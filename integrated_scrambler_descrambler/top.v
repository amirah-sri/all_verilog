==> flow/design.v <==
`timescale 1ns / 1ps
module new_descrambler(
    input clk,
    input rst,
    input scrambled_in,
    input enable,
    output  descrambled_out,
    output reg [14:0] ddout
);
 wire AND_OUT;
    always@ (posedge clk or posedge rst) begin
        if (rst) begin
          ddout<=15'b1010_1111_1100_101;
         end  
        else 
        begin
            ddout[0] <= ddout[14] ^ ddout[13]; 
            ddout[1] <= ddout[0];
            ddout[2] <= ddout[1];
            ddout[3] <= ddout[2];
            ddout[4] <= ddout[3];
            ddout[5] <= ddout[4];
            ddout[6] <= ddout[5];
            ddout[7] <= ddout[6];
            ddout[8] <= ddout[7];
            ddout[9] <= ddout[8];
            ddout[10] <= ddout[9];
            ddout[11] <= ddout[10];
            ddout[12] <= ddout[11];
            ddout[13] <= ddout[12];
            ddout[14] <= ddout[13];
        end
        end
        assign AND_OUT = ddout[0] & enable;
        assign descrambled_out = AND_OUT ^ scrambled_in;
endmodule
`timescale 1ns / 1ps
module new_scrambler(
    input clk,
    input rst,
    input enable,
    input serial_in,
    output scrambled_out,
    output reg [14:0] sdout
);
 wire AND_OUT;
    always@ (posedge clk ) 
        begin
        if (rst ) 
          begin
          sdout<=15'b1010_1111_1100_101;
          end  
        else 
        begin
            sdout[0] <= sdout[14] ^ sdout[13]; 
            sdout[1] <= sdout[0];
            sdout[2] <= sdout[1];
            sdout[3] <= sdout[2];
            sdout[4] <= sdout[3];
            sdout[5] <= sdout[4];
            sdout[6] <= sdout[5];
            sdout[7] <= sdout[6];
            sdout[8] <= sdout[7];
            sdout[9] <= sdout[8];
            sdout[10] <= sdout[9];
            sdout[11] <= sdout[10];
            sdout[12] <= sdout[11];
            sdout[13] <= sdout[12];
            sdout[14] <= sdout[13];
        end
        end
        assign AND_OUT = sdout[0] & enable;
        assign scrambled_out = AND_OUT ^ serial_in;
endmodule
`timescale 1ns / 1ps
module integrated_scrambler_descrambler (
    input  clk,
    input  rst,
    input  enable,
    input  serial_in,
    output  scrambled_out,
    output  descrambled_out,
    output  sdout,
    output  ddout
);
    wire internal;
    new_scrambler u1 (
        .clk(clk),
        .rst(rst),
        .enable(enable),
        .serial_in(serial_in),
        .scrambled_out(internal),
        .sdout(sdout)
    );
    new_descrambler u2 (
        .clk(clk),
        .rst(rst),
        .enable(enable),
        .scrambled_in(internal),
        .descrambled_out(descrambled_out),
        .ddout(ddout)
    );
    assign scrambled_out = internal;
endmodule
* Reports on integrated_scrambler_descrambler
The steps from the RTL of integrated_scrambler_descrambler to its reports follow in flow order.
Lines are those of the file above, counted from 1.
Operators carry their Yosys type and port widths (W data, S select, Z words).
Library cell names are shortened.
Not given: --
- Top module :: integrated_scrambler_descrambler
- Clock input :: clk
- Cell library :: sky130hd
- Timing corner :: tt_025C_1v80

* Elaborated design
Counts by Yosys on the flattened word-level netlist (proc, flatten, opt, wreduce; memories kept). Register bits leave out memories and registers merged into their read ports (data or address); mux counts leave out enables and synchronous resets folded into registers. Print and check cells are left out. Cells with the same type and inputs are merged into one.
- Register bits :: 30
- Word-level cells :: 22
- Output and inout port bits :: 4
- Bits of input ports :: 4
- Bitwise logic cells :: 6
** Operators by type and width (number)
- $xor A1 B1 Y1 :: 4
- $and A1 B1 Y1 :: 2

* Logic depth
Yosys ltp: most cells in a row. Word level: on the elaborated netlist, between registers, memories and ports. Mapped: between sequential cells and ports; inverters and the memories' decode and read muxes count.
- Depth after elaboration :: 3
- ABC_AREA :: 0
- Depth in mapped cells :: 3
- Depth with buffers taken out :: 3

* Mapped cells and area
Yosys stat after the flow's synthesis: flattened, memories mapped to cells. It holds for the ABC_AREA given above (unset counts as 0); a run with the other value may have another netlist.
The area totals of this step are shown rounded.
- Buffers :: 1
- Area of sequential cells :: 688 µm²
- Chip area (Yosys) :: 846 µm²
- Flip-flops :: 30
- Cell count :: 54
** Cell types
- dfxtp_1 :: number 15, total area 300.288 µm²
- dfstp_2 :: number 10, total area 262.752 µm²
- dfrtp_1 :: number 5, total area 125.12 µm²
- or2_1 :: number 9, total area 56.304 µm²
- nor2b_1 :: number 5, total area 31.28 µm²
- xnor2_1 :: number 3, total area 26.275 µm²
- xor2_1 :: number 2, total area 17.517 µm²
- buf_6 :: number 1, total area 11.261 µm²
- nand2_1 :: number 3, total area 11.261 µm²
- inv_2 :: number 1, total area 3.754 µm²
The figures by module come from a second, unflattened synthesis with its own total; it is not the netlist above.
- Cells (unflattened synthesis) :: 53
- Area total of the unflattened synthesis :: 852 µm²
Rows give one instance, submodules left out.
** By module
- new_scrambler :: cells 34, area 439 µm², times used 1, sequential area 300 µm²
- new_descrambler :: cells 19, area 413 µm², times used 1, sequential area 388 µm²
- integrated_scrambler_descrambler :: cells 0, area 0.0 µm², times used 1, sequential area 0.0 µm²

* Path before layout
OpenSTA on the mapped netlist: ideal clock, no wires. The path of least setup slack (recovery checks aside). Input and output delay are each 20% of the period. Register names are those of the netlist, which keeps one name where synthesis merged equal registers.
- Kind :: flip-flop to output port
- Start :: reg u2.ddout[0]
- End :: out descrambled_out
- External output delay :: 0.276 ns
- Required time :: 1.104 ns
- Delay of the path :: 0.987 ns
- Path buffers :: 0
- Time at the first pin :: 0.000 ns
- Driving pins on the path :: 4
- Path slack :: 0.117 ns
- Arrival :: 0.987 ns
- Clock period :: 1.38 ns
- Period reached after synthesis :: 1.263 ns
"delay of the path" = arrival - input delay + setup time.
At an output port there is no setup time.
"driving pins on the path" counts driving pins, that of a launching flip-flop among them; a cell with two outputs on the path counts twice.
"period reached after synthesis" is the clock period less the worst setup slack; recovery checks do not enter. This is arithmetic on one report: input and output delays are still those of the set period (20% each).
Between the ends stands the longest chain of elaborated cells between them, by number of cells; it is not shown to be the way that was timed. Of several equally long chains one is given.
A line is the first line of the expression or statement that the cell stems from. Yosys adds cells for indexed reads and writes and turns some case tables into memories.
- Cell sequence :: dfstp_2 > xor2_1 > nand2_1 > xnor2_1
- Length of the longest elaborated chain :: 2
- Elaborated cells on any way between the ends :: 2
- RTL lines with such cells :: 2
- Those cells by class :: logic (2)
** Ends and longest elaborated chain, post-synthesis
- start: declaration :: RTL line 8 : output reg [14:0] ddout
- start: assignment :: RTL line 13 : ddout<=15'b1010_1111_1100_101;
- start: assignment :: RTL line 17 : ddout[0] <= ddout[14] ^ ddout[13];
- $and A1 B1 Y1 :: RTL line 34 : assign AND_OUT = ddout[0] & enable;
- $xor A1 B1 Y1 :: RTL line 35 : assign descrambled_out = AND_OUT ^ scrambled_in;
- end: declaration :: RTL line 82 : output  descrambled_out,

* Worst path after layout
From the final timing report of run 1: the path of least setup slack in the routed layout; clock arrival at registers is part of the times.
- Kind :: flip-flop to output port
- Start :: reg u2.ddout[0]
- End :: out descrambled_out
- Required time :: 0.65 ns
- Time at the first pin :: 0.32 ns
- Driving pins on the path :: 5
- Path buffers :: 1
- Path slack :: -0.74 ns
- Clock period :: 0.811 ns
- External output delay :: 0.16 ns
- Arrival :: 1.39 ns
Between the ends stands the longest chain of elaborated cells between them, by number of cells; it is not shown to be the way that was timed. Of several equally long chains one is given.
- Cell sequence :: dfstp_2 > xor2_1 > nand2_1 > xnor2_2 > buf_2
- Length of the longest elaborated chain :: 2
- Elaborated cells on any way between the ends :: 2
- RTL lines with such cells :: 2
- Those cells by class :: logic (2)
** Ends and longest elaborated chain, after layout
- start: declaration :: RTL line 8 : output reg [14:0] ddout
- start: assignment :: RTL line 13 : ddout<=15'b1010_1111_1100_101;
- start: assignment :: RTL line 17 : ddout[0] <= ddout[14] ^ ddout[13];
- $and A1 B1 Y1 :: RTL line 34 : assign AND_OUT = ddout[0] & enable;
- $xor A1 B1 Y1 :: RTL line 35 : assign descrambled_out = AND_OUT ^ scrambled_in;
- end: declaration :: RTL line 82 : output  descrambled_out,

## Implementation results

Flow measurements of integrated_scrambler_descrambler on sky130hd: 2 stored runs with different settings, listed in no order. Input and output delays are each 20% of the period that was set; the output load is 0.01 pF.
By "worst setup path time" is meant the share of the clock period that the worst setup path is allowed (20% is reserved at inputs, 20% at outputs), minus its slack. Clock arrival times at its registers enter into it.
"power consumption" rests on the timing tool's default activity at the inputs, not on a simulated workload.
The measured numbers are rounded.

** Run 1
- Settings :: period_ns=0.811; CORE_UTILIZATION=41; SETUP_SLACK_MARGIN=0.06; PLACE_DENSITY_LB_ADDON=0.13; CORE_MARGIN=9; CELL_PAD_IN_SITES_GLOBAL_PLACEMENT=1; GPL_TIMING_DRIVEN=1; GPL_ROUTABILITY_DRIVEN=1; SLEW_MARGIN=0; MIN_ROUTING_LAYER=met2; MAX_ROUTING_LAYER=met5; CAP_MARGIN=20
- Standard-cell area of the final layout :: 1,110 µm²
- Cell area after synthesis :: 846 µm²
- Area of the die :: 4,020 µm²
- Setup slack of the worst path :: -0.739 ns
- Power consumption :: 2.78 mW
- Worst setup path time :: 1.39 ns
- Worst setup path type :: flip-flop to output port
- Sum of negative setup slack :: -2.09 ns

** Run 2
- Settings :: period_ns=1.7; CAP_MARGIN=20; CORE_MARGIN=2; CORE_UTILIZATION=40; SLEW_MARGIN=20
- Standard-cell area of the final layout :: 996 µm²
- Cell area after synthesis :: 846 µm²
- Area of the die :: 2,500 µm²
- Setup slack of the worst path :: 0.012 ns
- Power consumption :: 1.18 mW
- Worst setup path time :: 1.35 ns
- Worst setup path type :: flip-flop to output port
- Sum of negative setup slack :: 0.000 ns
